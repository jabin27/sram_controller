==> flow/design.v <==
`timescale 1ns/1ps
module desgin_1
( 
input wire clk, reset, 
input wire  mem, rw, 
input wire  [17:0] addr, 
input wire  [15:0] data_f2s, 
output reg ready, 
output wire [15:0] data_s2f_r , data_s2f_ur , 
output wire [17:0] ad, 
output wire we_n, oe_n, 
inout wire [15:0] dio_a,  
output wire ce_a_n, ub_a_n, lb_a_n 
);  
localparam [2:0] 
idle = 3'b000,
rdl = 3'b001,
rd2 = 3'b010, 
wr1 = 3'b011,
wr2 = 3'b100;
reg [2:0] state_reg , state_next ; 
reg [15: 0] data_f2s_reg, data_f2s_next ; 
reg [15: 0] data_s2f_reg, data_s2f_next ; 
reg [17 : 0] addr_reg , addr_next ; 
reg we_buf , oe_buf , tri_buf ; 
reg we_reg , oe_reg , tri_reg; 
always @(posedge clk , posedge reset)
  if (reset) 
  begin 
    state_reg <= idle;
    addr_reg <= 0;
    data_f2s_reg <= 0; 
    data_s2f_reg <= 0;
    tri_reg <= 1'b1;
    we_reg <= 1'b1;
    oe_reg <= 1'b1; 
  end 
  else
  begin 
    state_reg <= state_next ; 
    addr_reg <= addr_next ; 
    data_f2s_reg <= data_f2s_next ; 
    data_s2f_reg <= data_s2f_next ; 
    tri_reg <= tri_buf;
    we_reg <= we_buf;
    oe_reg <= oe_buf; 
  end 
always @* 
  begin 
    addr_next = addr_reg ; 
    data_f2s_next = data_f2s_reg; 
    data_s2f_next = data_s2f_reg; 
    ready = 1'b0; 
    case (state_reg)
    idle : 
    begin
      if (~mem)
        state_next = idle; 
      else
      begin 
        addr_next = addr; 
        if (~rw)  
        begin 
        state_next = wr1;
        data_f2s_next = data_f2s ; 
        end 
        else  
          state_next = rdl; 
        end 
      ready = 1'b1; 
    end 
    wr1: 
      state_next = wr2; 
    wr2: 
      begin
      if (~mem)
        state_next = idle; 
      else
      begin 
        addr_next = addr; 
        if (~rw)  
        begin 
          state_next = wr1;
          data_f2s_next = data_f2s ; 
        end 
        else  
          state_next = rdl; 
        end 
        ready = 1'b1; 
      end 
    rdl: 
      state_next = rd2; 
    rd2: 
    begin 
      data_s2f_next = dio_a;
      if (~mem)
        state_next = idle; 
      else
      begin 
        addr_next = addr; 
        if (~rw)  
        begin 
          state_next = wr1;
          data_f2s_next = data_f2s ; 
        end 
        else  
          state_next = rdl; 
      end 
      ready = 1'b1; 
  end  
  default : 
    state_next = idle; 
  endcase 
end 
always @* 
  begin 
    tri_buf = 1'b1;  
    we_buf = 1'b1;
    oe_buf = 1'b1; 
  case (state_next)
  idle : 
    oe_buf = 1'b1; 
  wr1: 
    begin 
    tri_buf = 1'b0;
    we_buf = 1'b0; 
    end 
  wr2: 
    tri_buf = 1'b0; 
  rdl: 
    oe_buf = 1'b0; 
  rd2: 
    oe_buf = 1'b0; 
  endcase 
end 
assign data_s2f_r = data_s2f_reg; 
assign data_s2f_ur = dio_a;
assign we_n = we_reg; 
assign oe_n = oe_reg; 
assign ad = addr_reg;
assign ce_a_n = 1'b0; 
assign ub_a_n = 1'b0; 
assign lb_a_n = 1'b0; 
assign dio_a = (~tri_reg) ? data_f2s_reg : 16'bz; 
endmodule 
From RTL to reports: desgin_1
What the tools print for desgin_1, step after step. Line numbers count from 1 in the design file above. Operators: Yosys type, input widths -> output width; for muxes data width and select width s. Cell names lack the library's common part. Not given: --

Top module: desgin_1. Clock port: clk. Library: sky130hd. Corner: tt_025C_1v80.

Word-level counts
Counts by Yosys on the flattened word-level netlist (proc, flatten, opt, wreduce; memories kept). Register bits leave out memories and registers merged into their read ports (data or address). Print and check cells are left out.

The entry for word-level cells reads 37. Under register bits after elaboration stands 56.

Under multiplexer cells stands 13. The figure for reduce/logical cells is 7. Equal/unequal tests: 10.

Operator list (count): $mux 16 (4); $mux 18 (2); $eq 3x2->1 const B (4); $pmux 3 s3 (1); $eq 3x1->1 const B (2); $eq 3x3->1 const B (2); $reduce_or 2->1 (2); $mux 2 (2); $mux 1 (4); $logic_not 3->1 (1); $reduce_and 3->1 (1); $reduce_bool 3->1 (1); $reduce_or 3->1 (1); $ne 2x1->1 const B (1); $ne 2x2->1 const B (1); $reduce_and 2->1 (1).

Longest topological paths
Depth = most cells in a row (Yosys ltp): at word level without a register or memory, in the mapped netlist without a sequential cell, where the memories' decode and read muxes count.

Under depth after elaboration stands 6. ABC_AREA: 1. The entry for gate-level depth with buffers reads 8. The entry for mapped depth without buffers reads 6.

Synthesis result
Source: synth_stat.txt of the flow (Yosys; design flattened, memories mapped). It holds for the ABC_AREA given above (unset counts as 0); a run with the other value may have another netlist.

Cell types (count): dfrtp_1 (54); nand2_1 (126); buf_4 (22); nand3_1 (20); dfstp_2 (3); nand2_2 (9); nand2_8 (2); buf_12 (1); nor2_8 (1); buf_2 (3); inv_1 (4); buf_6 (1); clkbuf_1 (3); inv_8 (1); nand2_4 (1); nor2_4 (1); inv_6 (1); nor2_1 (2).

Other cell types: 3; their cells: 3.

For mapped flip-flops the number is 57. Under sequential part of the area stands 1430.1 µm². Under cell area after synthesis stands 2421.1 µm². The entry for mapped cells reads 258.

Worst setup path after synthesis
Path of least setup slack by OpenSTA after synthesis, without wires, with an ideal clock, recovery checks aside; 20% of the period is set as input and as output delay. Where synthesis merged equal registers, the netlist keeps one of their names.

Kind: flip-flop to output port. Start point: register state_reg. End point: output port ready. Period: 2.21 ns. The entry for driving pins on the path reads 4. The figure for setup slack is 0.924 ns. The entry for delay of the path reads 0.844 ns. For required time the number is 1.768 ns. The figure for time at the first pin is 0.000 ns. The figure for arrival time is 0.844 ns. Synthesis period reached: 1.286 ns.

"delay of the path" is the arrival time less input delay plus setup time. At an output port there is no setup time. "driving pins on the path": output pins that drive a net of the path, with the launching flip-flop's if there is one; two outputs of one cell count as two. "synthesis period reached" = period - worst setup slack (recovery checks aside). The figure is calculated, with input and output delays left at 20% of the set period. Where an end lacks its bit number, it is one bit of the signal, or one of the new flip-flops if synthesis recoded a state register.

Cells stage by stage: dfstp_2 nor2_4 nand2_8 buf_2.

RTL lines, path post-synthesis: start, declared (RTL line 21) `reg [2:0] state_reg , state_next ;`; start, assigned (RTL line 30) `state_reg <= idle;`; start, assigned (RTL line 40) `state_reg <= state_next ;`; end, declared (RTL line 8) `output reg ready,`.

No chain of elaborated cells between the ends is given.

Worst path after layout
From the final timing report of run B: the path of least setup slack in the routed layout; clock arrival at registers is part of the times.

Kind: flip-flop to output port. Start point: register state_reg. End point: output port ready. The figure for arrival time is 1.09 ns. The figure for setup slack is 0.23 ns. Period: 1.65 ns. For required time the number is 1.32 ns. The entry for driving pins on the path reads 4. The figure for time at the first pin is 0.32 ns.

Where an end lacks its bit number, it is one bit of the signal, or one of the new flip-flops if synthesis recoded a state register.

Cells stage by stage: dfstp_2 nor2_4 nand2_8 buf_6.

RTL lines, path post-layout: start, declared (RTL line 21) `reg [2:0] state_reg , state_next ;`; start, assigned (RTL line 30) `state_reg <= idle;`; start, assigned (RTL line 40) `state_reg <= state_next ;`; end, declared (RTL line 8) `output reg ready,`.

No chain of elaborated cells between the ends is given.

Subject: flow runs of desgin_1

Hi,

2 stored runs of desgin_1 in the flow (synthesis by Yosys, layout by OpenROAD, sky130hd cells), in arbitrary order. Constraints: input delay and output delay 20% of the set period each, output load 0.01 pF. By "achieved period" is meant the clock period of the run minus its worst setup slack. This is arithmetic on one report: input and output delays are still those of the set period (20% each). "allowed time less slack (worst setup path)" = time allowed to the worst setup path (clock period - input delay - output delay, where it has them) - its slack; a late launch clock adds to it, a late capture clock takes from it. "total power after layout" is the tool's figure for a default switching activity; nothing was simulated.

Run A has these settings: period_ns 1.3; CORE_UTILIZATION 72; SETUP_SLACK_MARGIN 0.06; CORE_ASPECT_RATIO 0.62; CORE_MARGIN 5; CELL_PAD_IN_SITES_GLOBAL_PLACEMENT 3; CELL_PAD_IN_SITES_DETAIL_PLACEMENT 2; GPL_TIMING_DRIVEN 1; GPL_ROUTABILITY_DRIVEN 0; CTS_CLUSTER_SIZE 81; MAX_ROUTING_LAYER met5; CAP_MARGIN 20; SLEW_MARGIN 20. Outcome: incomplete, placement halted on GPL-0301.

Run B has these settings: period_ns 1.65; CORE_UTILIZATION 43; SETUP_SLACK_MARGIN 0.45; CORE_MARGIN 9; ABC_AREA 1; GPL_TIMING_DRIVEN 1; GPL_ROUTABILITY_DRIVEN 0; CTS_CLUSTER_SIZE 88; SLEW_MARGIN 10; CAP_MARGIN 20. For the setup slack of the critical path the run shows 0.227 ns. For the utilization after routing the run shows 0.769. The measured allowed time less slack (worst setup path) is 1.09 ns. Type of the worst setup path: flip-flop to output port. The measured achieved period is 1.423 ns. The die outline area stands at 8655.5 µm². The lowest hold slack stands at 0.109 ns. The standard-cell area after routing comes to 4052.6 µm². The Yosys chip area after synthesis reads 2421.1 µm². The measured total power after layout is 0.006438 W. The measured total negative setup slack is 0.000 ns.

Regards
